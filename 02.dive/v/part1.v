==> flow/design.v <==
module solver (
    input clk,
    input enable,
    input [1:0] directrion,
    input [31:0] value,
    output [31:0] solution
);
reg [31:0] position_x;
reg [31:0] position_y;
assign solution = position_x * position_y;
always @(posedge clk) begin
    if (enable) begin
        case (directrion)
            2'b00: begin  
                position_x <= position_x + value;
            end
            2'b01: begin  
                position_y <= position_y - value;
            end
            2'b10: begin  
                position_y <= position_y + value;
            end
            2'b11: begin  
                position_x <= 0;
                position_y <= 0;
            end
        endcase
    end
end
endmodule
* From RTL to reports: solver
The steps from the RTL of solver to its reports follow in flow order. Lines are those of the file above, counted from 1. Library cell names are shortened. The mark -- stands for no value.
Inputs: top module solver, clock port clk, library sky130hd, timing corner tt_025C_1v80

* Elaborated design
Counts by Yosys on the flattened word-level netlist (proc, flatten, opt, wreduce; memories kept). Register bits leave out memories and registers merged into their read ports (data or address). Print and check cells are left out. Cells with the same type and inputs are merged into one.
Bit counts: flip-flop bits (word level) 64, output and inout port bits 32
Cells by class: add/subtract/negate cells 3, $mul 1, equal/unequal tests 3, muxes and demuxes 2, reduce/logical cells 5
Operators by type and width (number):
- 32-bit by 32-bit multiplier with 32-bit output | 1
- 32-bit parallel mux with 3-bit select | 1
- 32-bit adder | 2
- 32-bit parallel mux with 2-bit select | 1
- 32-bit subtractor | 1
- 2-bit == test (second input constant) | 2
- 2-bit AND reduction | 2
- 3-bit nonzero test | 1
- 2-bit by 1-bit == test with 1-bit output (second input constant) | 1
- 2-bit logical NOT | 1
- 2-bit nonzero test | 1

* Logic depth
Yosys ltp: most cells in a row. Word level: on the elaborated netlist, between registers, memories and ports. Mapped: between sequential cells and ports; inverters and the memories' decode and read muxes count.
Depth: depth after elaboration 3, ABC_AREA 0, gate-level depth with buffers 28

* Netlist
The flow's flattened synthesis, as Yosys stat reports it; memories are mapped. The netlist is that of the ABC_AREA named above (0 if unset); the other value can give another one.
Synthesis totals: standard cells after synthesis 2452, cell area after synthesis 0.0217534 sq mm, area of sequential cells 0.0019218 sq mm, flip-flops 64
Cells by type:
- fa_1 | number 410, total area 8.21E+03 sq um
- ha_1 | number 189, total area 2.36E+03 sq um
- edfxtp_1 | number 64, total area 1.92E+03 sq um
- inv_1 | number 444, total area 1.67E+03 sq um
- and2_1 | number 264, total area 1.65E+03 sq um
- nand2_1 | number 311, total area 1167.37 sq um
- xnor2_1 | number 87, total area 761.981 sq um
- xor2_1 | number 56, total area 490.47 sq um
- nor2_1 | number 109, total area 409.142 sq um
- a21oi_1 | number 74, total area 370.355 sq um
- clkbuf_1 | number 97, total area 364.099 sq um
- o21ai_0 | number 45, total area 225.216 sq um
- a21o_1 | number 26, total area 195.187 sq um
- a211oi_1 | number 20, total area 150.144 sq um
- nor3_1 | number 30, total area 150.144 sq um
- nor2b_1 | number 20, total area 125.12 sq um
- o21a_1 | number 16, total area 120.115 sq um
- nand3_1 | number 18, total area 90.086 sq um
Other cell types: 52; their cells: 172.

* Path before layout
Source: OpenSTA report_checks on the synthesized netlist (no wires, ideal clock, input and output delay 20% of the period each), path of least setup slack; recovery checks are left aside. Register names are those of the netlist, which keeps one name where synthesis merged equal registers.
Path after synthesis: path kind reg-to-output, start point reg position_y[4], end point out solution[28], period 9.41 ns, output delay 1.882 ns, time at the first pin 0.000 ns, arrival 6.669 ns, data required time 7.528 ns, slack 0.859 ns, path delay 6.669 ns, driving pins on the path 24, buffers on the path 2, synthesis period reached 8.551 ns
"path delay" = arrival - input delay + setup time. A path that ends at an output port has no setup time. "driving pins on the path": output pins that drive a net of the path, with the launching flip-flop's if there is one; two outputs of one cell count as two. "synthesis period reached" is the clock period less the worst setup slack; recovery checks do not enter. This is arithmetic on one report: input and output delays are still those of the set period (20% each). Between the ends stands the longest chain of elaborated cells between them, by number of cells; it is not shown to be the way that was timed. Of several equally long chains one is given. A line is the first line of the expression or statement that the cell stems from. Yosys adds cells for indexed reads and writes and turns some case tables into memories. At most two assigning lines are given for a register; there are more.
Between the ends, after synthesis: cells stage by stage edfxtp_1 -> clkbuf_1 -> clkbuf_1 -> and2_1 -> fa_1 -> inv_1 -> fa_1 -> fa_1 -> fa_1 -> inv_1 -> fa_1 -> inv_1 -> fa_1 -> inv_1 -> fa_1 -> fa_1 -> ha_1 -> and3_1 -> nand2_1 -> nor2_1 -> nor3b_1 -> o41ai_2 -> or4b_1 -> nand3_1, length of the longest elaborated chain 1, elaborated cells between the ends (all ways) 1
Ends and longest elaborated chain, after synthesis:
- start: declaration | RTL line 9 | reg [31:0] position_y;
- start: assignment | RTL line 18 | position_y <= position_y - value;
- start: assignment | RTL line 21 | position_y <= position_y + value;
- 32-bit by 32-bit multiplier with 32-bit output | RTL line 10 | assign solution = position_x * position_y;
- end: declaration | RTL line 6 | output [31:0] solution

* Path in the finished layout
From the final timing report of flow run 1: the path of least setup slack in the routed layout; clock arrival at registers is part of the times.
Path post-layout: path kind reg-to-output, start point reg position_y[5], end point out solution[31], period 16.6 ns, output delay 3.32 ns, time at the first pin 0.35 ns, arrival 8.71 ns, data required time 13.28 ns, slack 4.57 ns, driving pins on the path 23, buffers on the path 1
Between the ends stands the longest chain of elaborated cells between them, by number of cells; it is not shown to be the way that was timed. Of several equally long chains one is given. At most two assigning lines are given for a register; there are more.
Between the ends, post-layout: cells stage by stage edfxtp_1 -> nand2_1 -> fa_1 -> fa_1 -> inv_1 -> fa_1 -> inv_1 -> fa_1 -> inv_1 -> fa_1 -> fa_1 -> fa_1 -> fa_1 -> ha_1 -> and3_1 -> nand4_1 -> a211oi_1 -> a221o_1 -> nor2_1 -> a21oi_1 -> o22ai_1 -> xnor2_1 -> clkdlybuf4s50_1, length of the longest elaborated chain 1, elaborated cells between the ends (all ways) 1
Ends and longest elaborated chain, post-layout:
- start: declaration | RTL line 9 | reg [31:0] position_y;
- start: assignment | RTL line 18 | position_y <= position_y - value;
- start: assignment | RTL line 21 | position_y <= position_y + value;
- 32-bit by 32-bit multiplier with 32-bit output | RTL line 10 | assign solution = position_x * position_y;
- end: declaration | RTL line 6 | output [31:0] solution

FLOW RESULTS
============

Below are 2 stored runs of the flow (Yosys, OpenROAD; platform sky130hd) on solver, each with its settings and what was measured, unordered. Constraints: input delay and output delay 20% of the set period each, output load 0.01 pF.
"clock period achieved" = clock period - worst setup slack. The figure is calculated, with input and output delays left at 20% of the set period.
"worst setup path time": the worst setup path's part of the clock period (all of it between registers, 20% less for each end at a port) less its slack. A launch clock that arrives late makes it longer, a capture clock that arrives late makes it shorter.

[flow run 1] flow files
==> flow/run.sh <==
#!/bin/bash
# the make line also repeats the synthesis and layout settings of config.mk as NAME=value (left out here)
make -C /OpenROAD-flow-scripts/flow DESIGN_CONFIG=/design/flow/config.mk WORK_HOME=/design/flow/orfs CLKGATE_MAP_FILE= finish
==> flow/config.mk <==
export PLATFORM = sky130hd
export DESIGN_NAME = solver
export DESIGN_NICKNAME = solver
export VERILOG_FILES = /design/flow/design.v
export SDC_FILE = /design/flow/constraint.sdc
export NUM_CORES = 4
export LEC_CHECK = 0
export CAP_MARGIN = 20
export CORE_MARGIN = 2
export CORE_UTILIZATION = 40
export SLEW_MARGIN = 20
==> flow/constraint.sdc <==
create_clock -name core_clock -period 16.6 [get_ports {clk}]
set_input_delay 3.3200 -clock core_clock [delete_from_list [all_inputs] [get_ports {clk}]]
set_output_delay 3.3200 -clock core_clock [all_outputs]
set_load 0.01 [all_outputs]

[flow run 1] result: full die area 0.0562638 sq mm; mapped cell area after synthesis 0.0217534 sq mm; setup slack of the worst path 4.572 ns; clock period achieved 12.028 ns; utilization after layout 43.5%; standard-cell area after layout 0.0233887 sq mm; setup TNS 0.000 ns; worst setup path time 8.71 ns; critical path type reg-to-output

[flow run 2] flow files
==> flow/run.sh <==
#!/bin/bash
# the make line also repeats the synthesis and layout settings of config.mk as NAME=value (left out here)
make -C /OpenROAD-flow-scripts/flow DESIGN_CONFIG=/design/flow/config.mk WORK_HOME=/design/flow/orfs CLKGATE_MAP_FILE= finish
==> flow/config.mk <==
export PLATFORM = sky130hd
export DESIGN_NAME = solver
export DESIGN_NICKNAME = solver
export VERILOG_FILES = /design/flow/design.v
export SDC_FILE = /design/flow/constraint.sdc
export NUM_CORES = 4
export LEC_CHECK = 0
export CAP_MARGIN = 20
export CORE_ASPECT_RATIO = 1.75
export CORE_MARGIN = 2
export CORE_UTILIZATION = 67
export CTS_CLUSTER_DIAMETER = 29
export GPL_ROUTABILITY_DRIVEN = 1
export GPL_TIMING_DRIVEN = 0
export MAX_ROUTING_LAYER = met4
export PLACE_DENSITY_LB_ADDON = 0.23
export SLEW_MARGIN = 20
==> flow/constraint.sdc <==
create_clock -name core_clock -period 16.0 [get_ports {clk}]
set_input_delay 3.2000 -clock core_clock [delete_from_list [all_inputs] [get_ports {clk}]]
set_output_delay 3.2000 -clock core_clock [all_outputs]
set_load 0.01 [all_outputs]

[flow run 2] result: setup TNS 0.000 ns; worst setup path time 9.38 ns; critical path type reg-to-output; full die area 0.033982 sq mm; utilization after layout 72.5%; mapped cell area after synthesis 0.0217534 sq mm; standard-cell area after layout 0.0232923 sq mm; clock period achieved 12.575 ns; setup slack of the worst path 3.425 ns
